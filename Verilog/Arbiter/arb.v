==> flow/design.v <==
module arb(req0,req1,req2,req3,clk,resetl,gnt0,gnt1,gnt2,gnt3);
input req0,req1,req2,req3;
input clk,resetl;
output gnt0,gnt1,gnt2,gnt3;
reg gnt0,gnt1,gnt2,gnt3;
reg [8:0] curst, nxtst;
reg [3:0] cntr;
wire cntr_done;
parameter idlest      = 9'b000000001,
          gnt0st      = 9'b000000010,
		  gnt0donest  = 9'b000000100,
		  gnt1st      = 9'b000001000,
		  gnt1donest  = 9'b000010000,
		  gnt2st      = 9'b000100000,
		  gnt2donest  = 9'b001000000,
		  gnt3st      = 9'b010000000,
		  gnt3donest  = 9'b100000000;
always @(posedge clk)
      if(~resetl)
	     curst <= idlest;
	  else
	     curst <= nxtst;
always @(*)
     begin
	 nxtst = idlest;
	 gnt0 = 1'b0;
	 gnt1 = 1'b0;
	 gnt2 = 1'b0;
	 gnt3 = 1'b0;
	 case(curst)
	 idlest: if(req0)
	            nxtst = gnt0st;
				else if(req1)
				nxtst = gnt1st;
				else if(req2)
				nxtst = gnt2st;
				else if(req3)
				nxtst = gnt3st;
				else
				nxtst = idlest;
	 gnt0st:begin
	            gnt0  = 1'b1;
				if(cntr_done)
				nxtst = gnt0donest;
				else
				nxtst =gnt0st;
				end
	 gnt0donest: if(req1)
	            nxtst  = gnt1st;
			else if(req2)
			    nxtst  = gnt2st;
			else if(req3)
			    nxtst  = gnt3st;
			else if(req0)
			    nxtst  = gnt0st;
			else 
			    nxtst  = gnt0donest;
	 gnt1st:begin
	            gnt1  = 1'b1;
				if(cntr_done)
				nxtst = gnt1donest;
				else
				nxtst =gnt1st;
				end
	 gnt1donest: if(req2)
	            nxtst  = gnt2st;
			else if(req3)
			    nxtst  = gnt3st;
			else if(req0)
			    nxtst  = gnt0st;
			else if(req1)
			    nxtst  = gnt1st;
			else 
			    nxtst  = gnt1donest;
	 gnt2st:begin
	            gnt2  = 1'b1;
				if(cntr_done)
				nxtst = gnt2donest;
				else
				nxtst =gnt2st;
				end
	 gnt2donest: if(req3)
	            nxtst  = gnt3st;
			else if(req0)
			    nxtst  = gnt0st;
			else if(req1)
			    nxtst  = gnt1st;
			else if(req2)
			    nxtst  = gnt2st;
			else 
			    nxtst  = gnt2donest;
	 gnt3st:begin
	            gnt3  = 1'b1;
				if(cntr_done)
				nxtst = gnt3donest;
				else
				nxtst =gnt3st;
				end
	 gnt3donest: if(req0)
	            nxtst  = gnt0st;
			else if(req1)
			    nxtst  = gnt1st;
			else if(req2)
			    nxtst  = gnt2st;
			else if(req3)
			    nxtst  = gnt3st;
			else 
			    nxtst  = gnt2donest;
	  default: nxtst=idlest;
	  endcase
	  end
	  always @(posedge clk)
	  if(~resetl)
		 cntr <=4'h0;
	  else if(cntr_done)
	     cntr <=4'h0;
	  else if((curst==gnt0st)||(curst==gnt1st)||(curst==gnt2st)||(curst==gnt3st))
	          cntr<=cntr+ 4'b0001;
	  else cntr<= 4'h0;
	  assign cntr_done = (cntr >= 4'b0111);
endmodule
# Reports on arb
# Tool output for the design above, in the order of the flow.
# Lines are those of the file above, counted from 1.
# Operators carry their Yosys type and port widths (W data, S select, Z words).
# Library cell names are shortened.
# A cell with n/a has no value.
# setup
top	arb
clock_port	clk
cell_library	sky130hd
pvt_corner	tt_025C_1v80

# Elaborated design
# Counts by Yosys on the flattened word-level netlist (proc, flatten, opt, wreduce; memories kept). Register bits leave out memories and registers merged into their read ports (data or address); mux counts leave out enables and synchronous resets folded into registers. Print and check cells are left out. Cells with the same type and inputs are merged into one.
# word_totals
regBits	13
input_bits	6
# op_classes
addsub	1
n_cmp	1
eq_ne	9
n_mux	29
logic	2
n_reduce_logical	4
# ops
op	count
$mux W8	14
$pmux W9 S9	1
$mux W7	4
$mux W5	3
$eq A9 B1 Y1 const B	1
$eq A9 B2 Y1 const B	1
$eq A9 B3 Y1 const B	1
$eq A9 B4 Y1 const B	1
$eq A9 B5 Y1 const B	1
$eq A9 B6 Y1 const B	1
$eq A9 B7 Y1 const B	1
$eq A9 B8 Y1 const B	1
$eq A9 B9 Y1 const B	1
$mux W9	1
$mux W3	2
$add A4 B1 Y4 const B	1
$ge A4 B3 Y1 const B	1
$mux W1	4
$logic_or A1 B1 Y1	3
$reduce_or A3 Y1	1
$not A1 Y1	2

# Depth
# Longest topological path by Yosys (ltp), each cell counted once; first at word level (registers and memories cut), then after technology mapping (sequential cells cut; the memories' decode and read muxes count).
# logic_depth
word_depth	6
ABC_AREA	0
depth_mapped	5
depth_no_buf	5

# After synthesis
# Yosys stat after the flow's synthesis: flattened, memories mapped to cells. It holds for the ABC_AREA given above (unset counts as 0); a run with the other value may have another netlist.
# The area totals of this step are shown rounded.
# synth_totals
stdcells	56
synth_area_um2	517
ff_cells	13
buf_cells	1
# by_type
cell_type	count	area_total_um2
dfxtp_1	13	260.25
a32o_1	4	40.038
nor2_1	9	33.782
a21oi_1	4	20.019
o21ai_0	4	20.019
a22o_1	2	17.517
a221oi_2	1	15.014
and2_1	2	12.512
ha_1	1	12.512
inv_1	3	11.261
nand2_1	3	11.261
nand3_1	2	10.01
o41ai_1	1	8.758
xor2_1	1	8.758
o21bai_1	1	7.507
and3_1	1	6.256
nor2b_1	1	6.256
or2_1	1	6.256
# Other cell types: 2; their cells: 2.

# Worst setup path after synthesis
# Path of least setup slack by OpenSTA after synthesis, without wires, with an ideal clock, recovery checks aside; 20% of the period is set as input and as output delay. Where synthesis merged equal registers, the netlist keeps one of their names.
# synth_timing
path_kind	register to register
start	reg curst
end	reg curst
period_ns	1.52
setup_ns	0.117
launch_ns	0.000
arrival_ns	1.082
path_slack_ns	0.320
delay_ns	1.199
driving_pins	5
period_less_setup_slack_ns	1.2
# "delay_ns" = arrival - input delay + setup time.
# "driving_pins": output pins that drive a net of the path, with the launching flip-flop's if there is one; two outputs of one cell count as two.
# "period_less_setup_slack_ns" = period - worst setup slack (recovery checks aside). The figure is calculated, with input and output delays left at 20% of the set period.
# An end named without its bit number is one bit of that signal or, where synthesis recoded a state register, one of its new flip-flops.
# synth_via
cell_sequence	dfxtp_1 -> or2_1 -> a221oi_2 -> o21ai_1 -> a32o_1
# synth_rtl
item	line	rtl
from (decl)	6	reg [8:0] curst, nxtst;
from (assign)	20	curst <= idlest;
from (assign)	22	curst <= nxtst;
to (assign)	20
to (assign)	22
to (decl)	6
# Chain of elaborated cells between the ends: none given.

# Path in the finished layout
# From the final timing report of stored run 1: the path of least setup slack in the routed layout; clock arrival at registers is part of the times.
# layout_timing
path_kind	register to output
start	reg curst
end	out gnt0
period_ns	2.53
launch_ns	0.27
arrival_ns	1.23
path_slack_ns	0.79
driving_pins	2
# An end named without its bit number is one bit of that signal or, where synthesis recoded a state register, one of its new flip-flops.
# layout_via
cell_sequence	dfxtp_1 -> clkdlybuf4s50_1
# layout_rtl
item	line	rtl
from (decl)	6	reg [8:0] curst, nxtst;
from (assign)	20	curst <= idlest;
from (assign)	22	curst <= nxtst;
to (decl)	4	output gnt0,gnt1,gnt2,gnt3;
# Chain of elaborated cells between the ends: none given.

Subject: flow runs of arb

Hi,

Stored flow runs of arb (2 of them; Yosys, OpenROAD, sky130hd). They differ in their settings and are not a sequence. Constraints: input delay and output delay 20% of the set period each, output load 0.01 pF.
"achieved_clock_period_ns" = clock period - worst setup slack. The figure is calculated, with input and output delays left at 20% of the set period.
By "worst_path_time_ns" is meant the share of the clock period that the worst setup path is allowed (20% is reserved at inputs, 20% at outputs), minus its slack. Clock arrival times at its registers enter into it.
Values from the reports are rounded here.

Stored run 1, flow files:
==> flow/run.sh <==
#!/bin/bash
# the make line also repeats the synthesis and layout settings of config.mk as NAME=value (left out here)
make -C /OpenROAD-flow-scripts/flow DESIGN_CONFIG=/design/flow/config.mk WORK_HOME=/design/flow/orfs CLKGATE_MAP_FILE= finish
==> flow/config.mk <==
export PLATFORM = sky130hd
export DESIGN_NAME = arb
export DESIGN_NICKNAME = arb
export VERILOG_FILES = /design/flow/design.v
export SDC_FILE = /design/flow/constraint.sdc
export NUM_CORES = 4
export LEC_CHECK = 0
export CAP_MARGIN = 20
export CORE_MARGIN = 2
export CORE_UTILIZATION = 40
export SLEW_MARGIN = 20
==> flow/constraint.sdc <==
create_clock -name core_clock -period 2.53 [get_ports {clk}]
set_input_delay 0.5060 -clock core_clock [delete_from_list [all_inputs] [get_ports {clk}]]
set_output_delay 0.5060 -clock core_clock [all_outputs]
set_load 0.01 [all_outputs]

==> results of stored run 1, as CSV <==
result,value
worst_path_time_ns,1.23
timing.worst_path_kind,"register to output"
achieved_clock_period_ns,1.738
synthArea_um2,517
finish.stdcell_area_um2,647
final_die_area_um2,1600
final_setup_ws_ns,0.792

Stored run 2, flow files:
==> flow/run.sh <==
#!/bin/bash
# the make line also repeats the synthesis and layout settings of config.mk as NAME=value (left out here)
make -C /OpenROAD-flow-scripts/flow DESIGN_CONFIG=/design/flow/config.mk WORK_HOME=/design/flow/orfs CLKGATE_MAP_FILE= finish
==> flow/config.mk <==
export PLATFORM = sky130hd
export DESIGN_NAME = arb
export DESIGN_NICKNAME = arb
export VERILOG_FILES = /design/flow/design.v
export SDC_FILE = /design/flow/constraint.sdc
export NUM_CORES = 4
export LEC_CHECK = 0
export CAP_MARGIN = 20
export CELL_PAD_IN_SITES_GLOBAL_PLACEMENT = 1
export CORE_MARGIN = 2
export CORE_UTILIZATION = 25
export CTS_CLUSTER_DIAMETER = 249
export GPL_ROUTABILITY_DRIVEN = 0
export GPL_TIMING_DRIVEN = 1
export MAX_ROUTING_LAYER = met5
export PLACE_DENSITY_LB_ADDON = 0.08
export SETUP_SLACK_MARGIN = 0.2
export SLEW_MARGIN = 35
==> flow/constraint.sdc <==
create_clock -name core_clock -period 1.22 [get_ports {clk}]
set_input_delay 0.2440 -clock core_clock [delete_from_list [all_inputs] [get_ports {clk}]]
set_output_delay 0.2440 -clock core_clock [all_outputs]
set_load 0.01 [all_outputs]

==> results of stored run 2, as CSV <==
result,value
worst_path_time_ns,1.24
timing.worst_path_kind,"register to register"
achieved_clock_period_ns,1.239
synthArea_um2,517
finish.stdcell_area_um2,870
final_die_area_um2,2450
final_setup_ws_ns,-0.019

Regards
